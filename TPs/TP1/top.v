==> flow/design.v <==
module count 
#(
    parameter  NB_SW      = 3 ,
    parameter  NB_COUNTER = 32
)
(
    output                o_valid,  
    input [NB_SW - 1 : 0] i_sw   ,
    input                 i_reset,
    input                 clock
);
    localparam R0 = 2**(NB_COUNTER-10)-1;
    localparam R1 = 2**(NB_COUNTER-11)-1;
    localparam R2 = 2**(NB_COUNTER-12)-1;
    localparam R3 = 2**(NB_COUNTER-13)-1;
    reg  [NB_COUNTER  - 1 : 0] counter;
    reg                        valid;
    wire [NB_COUNTER  - 1 : 0] limit_counter;
    assign limit_counter =  (i_sw[2:1]==2'b00) ? R0 :
                            (i_sw[2:1]==2'b01) ? R1 : 
                            (i_sw[2:1]==2'b10) ? R2 : R3;
    always @(posedge clock) begin
        if(i_reset) begin
            counter <= {NB_COUNTER{1'b0}};  
            valid   <= 1'b0;
        end
        else if(i_sw[0]) begin 
            if(counter >= limit_counter) begin
                counter <= {NB_COUNTER{1'b0}};
                valid   <= 1'b1;
            end
            else begin
                counter <= counter + {{NB_COUNTER-1{1'b0}},1'b1};  
                valid   <= 1'b0;
            end
        end
        else begin
            counter <= counter;
            valid   <= valid;
        end
    end
    assign o_valid = valid;
endmodule
module shiftreg
#(
    parameter  NB_LEDS = 4
)
(
    output [NB_LEDS - 1 : 0]    o_led  ,
    input                       i_valid,
    input                       i_reset,
    input                       clock
);
    reg [NB_LEDS - 1 : 0] shiftregister;
    always @(posedge clock) begin
        if(i_reset) begin
            shiftregister <= {{NB_LEDS-1{1'b0}},1'b1}; 
        end
        else if (i_valid) begin
            shiftregister <= {shiftregister[NB_LEDS-2:0],shiftregister[NB_LEDS-1]};            
        end
        else begin
            shiftregister <= shiftregister;
        end
    end
    assign o_led = shiftregister;
endmodule
module top
#(
    parameter  NB_SW      = 4 ,
    parameter  NB_COUNTER = 16,
    parameter  NB_LEDS    = 4
)
(
    output [NB_LEDS - 1 : 0] o_led  ,
    output [NB_LEDS - 1 : 0] o_led_b,
    output [NB_LEDS - 1 : 0] o_led_g,
    input  [NB_SW   - 1 : 0] i_sw   ,                    
    input                    i_reset,
    input                    clock
);
    wire                   connect_count_to_sr;
    wire [NB_LEDS - 1 : 0] connect_led_to_mux ;
    wire [NB_SW   - 1 : 0]  sw_w                   ;     
    wire                    reset                  ;
    count
        #(
            .NB_SW      (NB_SW-1   ),
            .NB_COUNTER (NB_COUNTER)
        )
        u_count
            (
                .o_valid(connect_count_to_sr),  
                .i_sw   (i_sw[2:0]          ),
                .i_reset(~i_reset            ),
                .clock  (clock              )
            );
    shiftreg 
        #(
            .NB_LEDS (NB_LEDS)
        )
        u_shiftreg
            (
                .o_led  (connect_led_to_mux ),
                .i_valid(connect_count_to_sr),
                .i_reset(~i_reset            ),
                .clock  (clock              )
            );
    assign o_led   = connect_led_to_mux;
    assign o_led_b = (i_sw[3]==1'b0) ? connect_led_to_mux : {NB_LEDS{1'b0}}     ;
    assign o_led_g = (i_sw[3]==1'b0) ? {NB_LEDS{1'b0}}      : connect_led_to_mux;
endmodule
[From RTL to reports: top]
What the tools print for top, step after step.
Lines are those of the file above, counted from 1.
Library cell names are shortened.
The mark n/a stands for no value.
Set-up
  top: top
  clock port: clock
  standard-cell library: sky130hd
  library corner: tt_025C_1v80

[Word-level counts]
Source: Yosys, flattened and elaborated, memories not mapped. Widths are those after wreduce; folded enables and synchronous resets count as part of the registers. Registers that Yosys merges into a memory's read port (data or address) are not register bits. Print and check cells do not count. Equal cells are merged and count once.
Word-level totals
  flip-flop bits (word level): 21
  input bits: 6
  word-level cells: 15
  output and inout port bits: 12
Operators by class
  reductions and logical operators: 1
  add/subtract/negate cells: 1
  $lt $le $gt $ge: 1
  muxes and demuxes: 7
  eq/ne operators: 2
Operators by type and width (number)
  16-bit two-way mux: 3
  16-bit by 1-bit adder with 16-bit output (second input constant): 1
  16-bit greater-or-equal comparator: 1
  4-bit two-way mux: 3
  2-bit by 1-bit equality test with 1-bit output (second input constant): 1
  2-bit equality test (second input constant): 1
  2-bit logical NOT: 1
  1-bit two-way mux: 1

[Depth]
Depth = most cells in a row (Yosys ltp): at word level without a register or memory, in the mapped netlist without a sequential cell, where the memories' decode and read muxes count.
Depth
  depth in word-level cells: 6
  ABC_AREA: 0
  depth in mapped cells: 7
  depth with buffers taken out: 6

[Netlist]
Yosys stat after the flow's synthesis: flattened, memories mapped to cells. It holds for the ABC_AREA given above (unset counts as 0); a run with the other value may have another netlist.
Totals and module areas in this step are rounded.
Mapped netlist
  mapped area: 0.001162 mm^2
  buffer cells: 6
  flip-flops: 21
  cell count: 123
  sequential part of the area: 0.0004204 mm^2
Cells by type
  dfxtp_1: number 21, area in all 420.403 um^2
  xnor2_1: number 14, area in all 122.618 um^2
  nor3b_2: number 6, area in all 75.072 um^2
  ha_1: number 4, area in all 50.048 um^2
  mux2i_1: number 5, area in all 50.048 um^2
  nor3b_1: number 6, area in all 45.043 um^2
  nor2b_1: number 7, area in all 43.792 um^2
  nand4_1: number 6, area in all 37.536 um^2
  nor4_1: number 6, area in all 37.536 um^2
  and2_1: number 5, area in all 31.28 um^2
  nand2_1: number 8, area in all 30.029 um^2
  nand3_1: number 6, area in all 30.029 um^2
  nor2_1: number 8, area in all 30.029 um^2
  a31oi_4: number 1, area in all 21.27 um^2
  nor4_4: number 1, area in all 21.27 um^2
  clkbuf_1: number 4, area in all 15.014 um^2
  inv_1: number 4, area in all 15.014 um^2
  buf_6: number 1, area in all 11.261 um^2
Not listed: further types 10, cells in them 10.
The figures by module come from a second, unflattened synthesis with its own total; it is not the netlist above.
Second synthesis, totals
  cells (unflattened synthesis): 118
  area (unflattened synthesis): 0.001125 mm^2
Rows give one instance, submodules left out.
By module
  count: cells 96, instances 1, seq. area 0.0003403 mm^2, area 0.0009271 mm^2
  shiftreg #(NB_LEDS=4): cells 13, instances 1, seq. area 0.0000801 mm^2, area 0.0001439 mm^2
  top: cells 9, instances 1, seq. area 0 mm^2, area 0.0000538 mm^2

[Worst setup path after synthesis]
OpenSTA on the mapped netlist: ideal clock, no wires. The path of least setup slack (recovery checks aside). Input and output delay are each 20% of the period. Register names are those of the netlist, which keeps one name where synthesis merged equal registers.
Timing post-synthesis
  path kind: in2reg
  start: input i_sw[2]
  end: register u_count.counter[11]
  required time: 1811 ps
  external input delay: 386 ps
  time at the first pin: 386 ps
  buffers on the path: 1
  delay of the path: 1317 ps
  arrival time: 1584 ps
  stages on the path: 6
  setup slack: 227 ps
  clock period: 1930 ps
  setup time: 119 ps
  synthesis period reached: 1703 ps
"delay of the path" is the arrival time less input delay plus setup time.
"stages on the path" counts driving pins, that of a launching flip-flop among them; a cell with two outputs on the path counts twice.
"synthesis period reached" is the clock period less the worst setup slack; recovery checks do not enter. This is arithmetic on one report: input and output delays are still those of the set period (20% each).
The rows between start and end are the longest chain of elaborated cells between them; the timing report does not say that the signal goes this way. Where chains are equally long, one stands for them.
A line is the first line of the expression or statement that the cell stems from. Yosys adds cells for indexed reads and writes and turns some case tables into memories.
At most two assigning lines are given for a register; there are more.
Between the ends, post-synthesis
  cells stage by stage: or2_2 -> ha_1 -> nand3_1 -> a31oi_4 -> buf_6 -> nor3b_2
  cells in the longest elaborated chain: 6
  elaborated cells on any way between the ends: 8
  RTL lines with such cells: 4
  classes of those cells: compare (1); eq/ne (2); mux (4); reduce/logical (1)
Ends and longest elaborated chain, post-synthesis
  start, declared: RTL line 78  | input  [NB_SW   - 1 : 0] i_sw   ,
  2-bit equality test: RTL line 21  | (i_sw[2:1]==2'b10) ? R2 : R3;
  4-bit two-way mux: RTL line 21
  16-bit two-way mux: RTL line 20  | (i_sw[2:1]==2'b01) ? R1 :
  16-bit two-way mux: RTL line 19  | assign limit_counter =  (i_sw[2:1]==2'b00) ? R0 :
  16-bit greater-or-equal comparator: RTL line 28  | if(counter >= limit_counter) begin
  16-bit two-way mux: RTL line 28
  end, assigned: RTL line 33  | counter <= counter + {{NB_COUNTER-1{1'b0}},1'b1};
  end, assigned: RTL line 38  | counter <= counter;
  end, declared: RTL line 16  | reg  [NB_COUNTER  - 1 : 0] counter;

[Path in the finished layout]
Path of least setup slack in the final report of run 1 (OpenROAD, finished layout, wires in). Where an end is a register, its clock arrival counts in the times.
The path's times are printed in steps of 10 ps; the period is the one set.
Timing after layout
  path kind: in2reg
  start: input i_sw[2]
  end: register u_count.counter[14]
  buffers on the path: 2
  stages on the path: 8
  setup time: 70 ps
  required time: 2020 ps
  clock period: 1780 ps
  external input delay: 360 ps
  arrival time: 2020 ps
  setup slack: 0 ps
  time at the first pin: 360 ps
The rows between start and end are the longest chain of elaborated cells between them; the timing report does not say that the signal goes this way. Where chains are equally long, one stands for them.
At most two assigning lines are given for a register; there are more.
Between the ends, after layout
  cells stage by stage: clkdlybuf4s50_1 -> and2_1 -> ha_1 -> a31o_2 -> nand3_2 -> a31oi_4 -> buf_12 -> nor3b_1
  cells in the longest elaborated chain: 6
  elaborated cells on any way between the ends: 8
  RTL lines with such cells: 4
  classes of those cells: compare (1); eq/ne (2); mux (4); reduce/logical (1)
Ends and longest elaborated chain, after layout
  start, declared: RTL line 78  | input  [NB_SW   - 1 : 0] i_sw   ,
  2-bit equality test: RTL line 21  | (i_sw[2:1]==2'b10) ? R2 : R3;
  4-bit two-way mux: RTL line 21
  16-bit two-way mux: RTL line 20  | (i_sw[2:1]==2'b01) ? R1 :
  16-bit two-way mux: RTL line 19  | assign limit_counter =  (i_sw[2:1]==2'b00) ? R0 :
  16-bit greater-or-equal comparator: RTL line 28  | if(counter >= limit_counter) begin
  16-bit two-way mux: RTL line 28
  end, assigned: RTL line 33  | counter <= counter + {{NB_COUNTER-1{1'b0}},1'b1};
  end, assigned: RTL line 38  | counter <= counter;
  end, declared: RTL line 16  | reg  [NB_COUNTER  - 1 : 0] counter;

## Implementation results

Design top on sky130hd. What follows are 2 stored runs of the flow, each under its own settings; their order means nothing. The constraints put input and output delay at 20% of the set period each and load the outputs with 0.01 pF.
"achieved clock period": clock period set for the run, less the worst setup slack. It is reckoned from that one timing run; input and output delays stay at 20% of the period that was set.
By "worst setup path time" is meant the share of the clock period that the worst setup path is allowed (20% is reserved at inputs, 20% at outputs), minus its slack. Clock arrival times at its registers enter into it.
"worst setup path time" is known to 10 ps.
The measured numbers are rounded.
[run 1] settings: period_ns=1.78, CORE_UTILIZATION=35, SETUP_SLACK_MARGIN=-0.07, PLACE_DENSITY_LB_ADDON=0.23, CORE_ASPECT_RATIO=1.13, TNS_END_PERCENT=40, GPL_TIMING_DRIVEN=1, SLEW_MARGIN=35, CAP_MARGIN=20, CORE_MARGIN=2
[run 1] result: chip area after synthesis (Yosys) 0.001162 mm^2, die area 0.003799 mm^2, standard-cell area of the final layout 0.001533 mm^2, utilization 47.6 %, worst setup slack after layout 4 ps, total negative slack 0 ps, achieved clock period 1776 ps, worst setup path time 1420 ps, worst setup path kind in2reg
[run 2] settings: period_ns=2.47, CORE_UTILIZATION=16, SETUP_SLACK_MARGIN=0.32, PLACE_DENSITY_LB_ADDON=0.28, HOLD_SLACK_MARGIN=0.04, CORE_ASPECT_RATIO=1.89, MAX_ROUTING_LAYER=met4, CAP_MARGIN=20, CORE_MARGIN=2, SLEW_MARGIN=20
[run 2] result: chip area after synthesis (Yosys) 0.001162 mm^2, die area 0.007998 mm^2, standard-cell area of the final layout 0.001543 mm^2, utilization 21.9 %, worst setup slack after layout 412 ps, total negative slack 0 ps, achieved clock period 2058 ps, worst setup path time 1560 ps, worst setup path kind in2reg
